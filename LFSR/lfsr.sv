==> flow/design.v <==
module lfsr # (
    parameter WIDTH = 32,
    parameter logic [WIDTH-1:0] SEED = 34489738,
    parameter logic [WIDTH-1:0] TAP = 32'h80000032
    )
    (
    input logic clk,
    input logic n_rst,
    output logic [WIDTH-1:0] out
    );
    logic [WIDTH-1:0] state;
    always @(posedge clk or negedge n_rst) begin
        if (!n_rst) begin
            state <= SEED;   
        end else begin
            state <= {state[WIDTH-2:0], ^(state & TAP)};  
        end
    end
    assign out = state;
endmodule
* Reports on lfsr
What the tools print for lfsr, step after step. Line numbers count from 1 in the design file above. Cell names lack the library's common part. Not given: --
Inputs: top lfsr, clock input clk, library sky130hd, library corner tt_025C_1v80

* Elaborated design
Source: Yosys, flattened and elaborated, memories not mapped. Widths are those after wreduce; folded enables and synchronous resets count as part of the registers. Registers that Yosys merges into a memory's read port (data or address) are not register bits. Print and check cells do not count. Equal cells are merged and count once.
Word-level totals: bits in registers 32, bits of input ports 2, output and inout port bits 32
Operators by class: reductions and logical operators 1
Operators by type and width (number):
- XOR reduction 32 bit | 1

* Longest topological paths
Depth = most cells in a row (Yosys ltp): at word level without a register or memory, in the mapped netlist without a sequential cell, where the memories' decode and read muxes count.
Logic depth: depth in word-level cells 1, ABC_AREA 0, depth in mapped cells 2, mapped depth without buffers 2

* After synthesis
Yosys stat after the flow's synthesis: flattened, memories mapped to cells. It holds for the ABC_AREA given above (unset counts as 0); a run with the other value may have another netlist. Totals and module areas in this step are rounded.
Cells by type (number):
- dfrtp_1 | 22
- dfstp_2 | 10
- xnor2_1 | 2
- xor2_1 | 1
Mapped netlist: standard cells after synthesis 35, synthesis area 0.00084 sq mm, mapped flip-flops 32

* Worst setup path after synthesis
Source: OpenSTA report_checks on the synthesized netlist (no wires, ideal clock, input and output delay 20% of the period each), path of least setup slack; recovery checks are left aside. Register names are those of the netlist, which keeps one name where synthesis merged equal registers.
Timing after synthesis: path type reg-to-reg, from register state[1], to register state[0], clock period 1.11 ns, library setup time 0.125 ns, launch time at the first pin 0.000 ns, arrival time 0.798 ns, slack 0.188 ns, path delay 0.923 ns, stages 3, path buffers 0, synthesis period reached 0.922 ns
"path delay" is the arrival time less input delay plus setup time. "stages" counts driving pins, that of a launching flip-flop among them; a cell with two outputs on the path counts twice. "synthesis period reached" = period - worst setup slack (recovery checks aside). The figure is calculated, with input and output delays left at 20% of the set period. Between the ends stands the longest chain of elaborated cells between them, by number of cells; it is not shown to be the way that was timed. Of several equally long chains one is given. Each line given opens the expression or statement behind the cell; cells for indexed reads and writes are added by Yosys, which also makes memories of some case tables.
On the way, after synthesis: cell sequence dfstp_2 -> xor2_1 -> xnor2_1, cells in the longest elaborated chain 1, elaborated cells on any way between the ends 1, RTL lines with such cells 1, classes of those cells reduce/logical: 1
RTL lines, path after synthesis:
- from (decl) | RTL line 11 | logic [WIDTH-1:0] state;
- from (assign) | RTL line 14 | state <= SEED;
- from (assign) | RTL line 16 | state <= {state[WIDTH-2:0], ^(state & TAP)};
- XOR reduction 32 bit | RTL line 16
- to (assign) | RTL line 14
- to (assign) | RTL line 16
- to (decl) | RTL line 11

* Worst path after layout
Path of least setup slack in the final report of run B (OpenROAD, finished layout, wires in). Where an end is a register, its clock arrival counts in the times.
Timing post-layout: path type reg-to-output, from register state[17], to output port out[17], clock period 0.817 ns, launch time at the first pin 0.31 ns, arrival time 0.96 ns, slack -0.30 ns, stages 2, path buffers 1
On the way, post-layout: cell sequence dfstp_2 -> buf_6, cells in the longest elaborated chain 0, elaborated cells on any way between the ends 0, RTL lines with such cells 0
RTL lines, path post-layout:
- from (decl) | RTL line 11 | logic [WIDTH-1:0] state;
- from (assign) | RTL line 14 | state <= SEED;
- from (assign) | RTL line 16 | state <= {state[WIDTH-2:0], ^(state & TAP)};
- to (decl) | RTL line 9 | output logic [WIDTH-1:0] out

==> runs of lfsr <==
Module lfsr, platform sky130hd: 2 stored runs of the flow (Yosys, OpenROAD) with differing settings, in no particular order. Input and output delays are each 20% of the period that was set; the output load is 0.01 pF.
By "period achieved" is meant the clock period of the run minus its worst setup slack. This is arithmetic on one report: input and output delays are still those of the set period (20% each).
By "time on the worst setup path" is meant the share of the clock period that the worst setup path is allowed (20% is reserved at inputs, 20% at outputs), minus its slack. Clock arrival times at its registers enter into it.
By "overall power" is meant OpenSTA's value without simulated activity: inputs other than the clock are taken to toggle once in ten clock periods, and the tool carries that through the logic.
Results are given in rounded form.

[run A] flow files
==> flow/run.sh <==
#!/bin/bash
# the make line also repeats the synthesis and layout settings of config.mk as NAME=value (left out here)
make -C /OpenROAD-flow-scripts/flow DESIGN_CONFIG=/design/flow/config.mk WORK_HOME=/design/flow/orfs CLKGATE_MAP_FILE= finish
==> flow/config.mk <==
export PLATFORM = sky130hd
export DESIGN_NAME = lfsr
export DESIGN_NICKNAME = lfsr
export VERILOG_FILES = /design/flow/design.v
export SDC_FILE = /design/flow/constraint.sdc
export NUM_CORES = 4
export LEC_CHECK = 0
export CAP_MARGIN = 20
export CELL_PAD_IN_SITES_GLOBAL_PLACEMENT = 2
export CORE_ASPECT_RATIO = 1.14
export CORE_MARGIN = 2
export CORE_UTILIZATION = 57
export CTS_CLUSTER_DIAMETER = 84
export GPL_ROUTABILITY_DRIVEN = 0
export GPL_TIMING_DRIVEN = 0
export SETUP_SLACK_MARGIN = -0.04
export SLEW_MARGIN = 20
==> flow/constraint.sdc <==
create_clock -name core_clock -period 0.637 [get_ports {clk}]
set_input_delay 0.1274 -clock core_clock [delete_from_list [all_inputs] [get_ports {clk}]]
set_output_delay 0.1274 -clock core_clock [all_outputs]
set_load 0.01 [all_outputs]

[run A] result: did not finish, placement stopped with GPL-0301

[run B] flow files
==> flow/run.sh <==
#!/bin/bash
# the make line also repeats the synthesis and layout settings of config.mk as NAME=value (left out here)
make -C /OpenROAD-flow-scripts/flow DESIGN_CONFIG=/design/flow/config.mk WORK_HOME=/design/flow/orfs CLKGATE_MAP_FILE= finish
==> flow/config.mk <==
export PLATFORM = sky130hd
export DESIGN_NAME = lfsr
export DESIGN_NICKNAME = lfsr
export VERILOG_FILES = /design/flow/design.v
export SDC_FILE = /design/flow/constraint.sdc
export NUM_CORES = 4
export LEC_CHECK = 0
export CAP_MARGIN = 20
export CELL_PAD_IN_SITES_GLOBAL_PLACEMENT = 3
export CORE_MARGIN = 2
export CORE_UTILIZATION = 27
export CTS_CLUSTER_DIAMETER = 265
export CTS_CLUSTER_SIZE = 36
export GPL_ROUTABILITY_DRIVEN = 0
export MAX_ROUTING_LAYER = met5
export PLACE_DENSITY_LB_ADDON = 0.2
export SLEW_MARGIN = 5
==> flow/constraint.sdc <==
create_clock -name core_clock -period 0.817 [get_ports {clk}]
set_input_delay 0.1634 -clock core_clock [delete_from_list [all_inputs] [get_ports {clk}]]
set_output_delay 0.1634 -clock core_clock [all_outputs]
set_load 0.01 [all_outputs]

[run B] result: overall power 2.5 mW; setup total negative slack -7.1 ns; total die area 0.0036 sq mm; final utilization 47%; mapped cell area after synthesis 0.00084 sq mm; time on the worst setup path 0.96 ns; critical path kind reg-to-output; standard-cell area after layout 0.0014 sq mm; worst setup slack after layout -0.30 ns; period achieved 1.119 ns
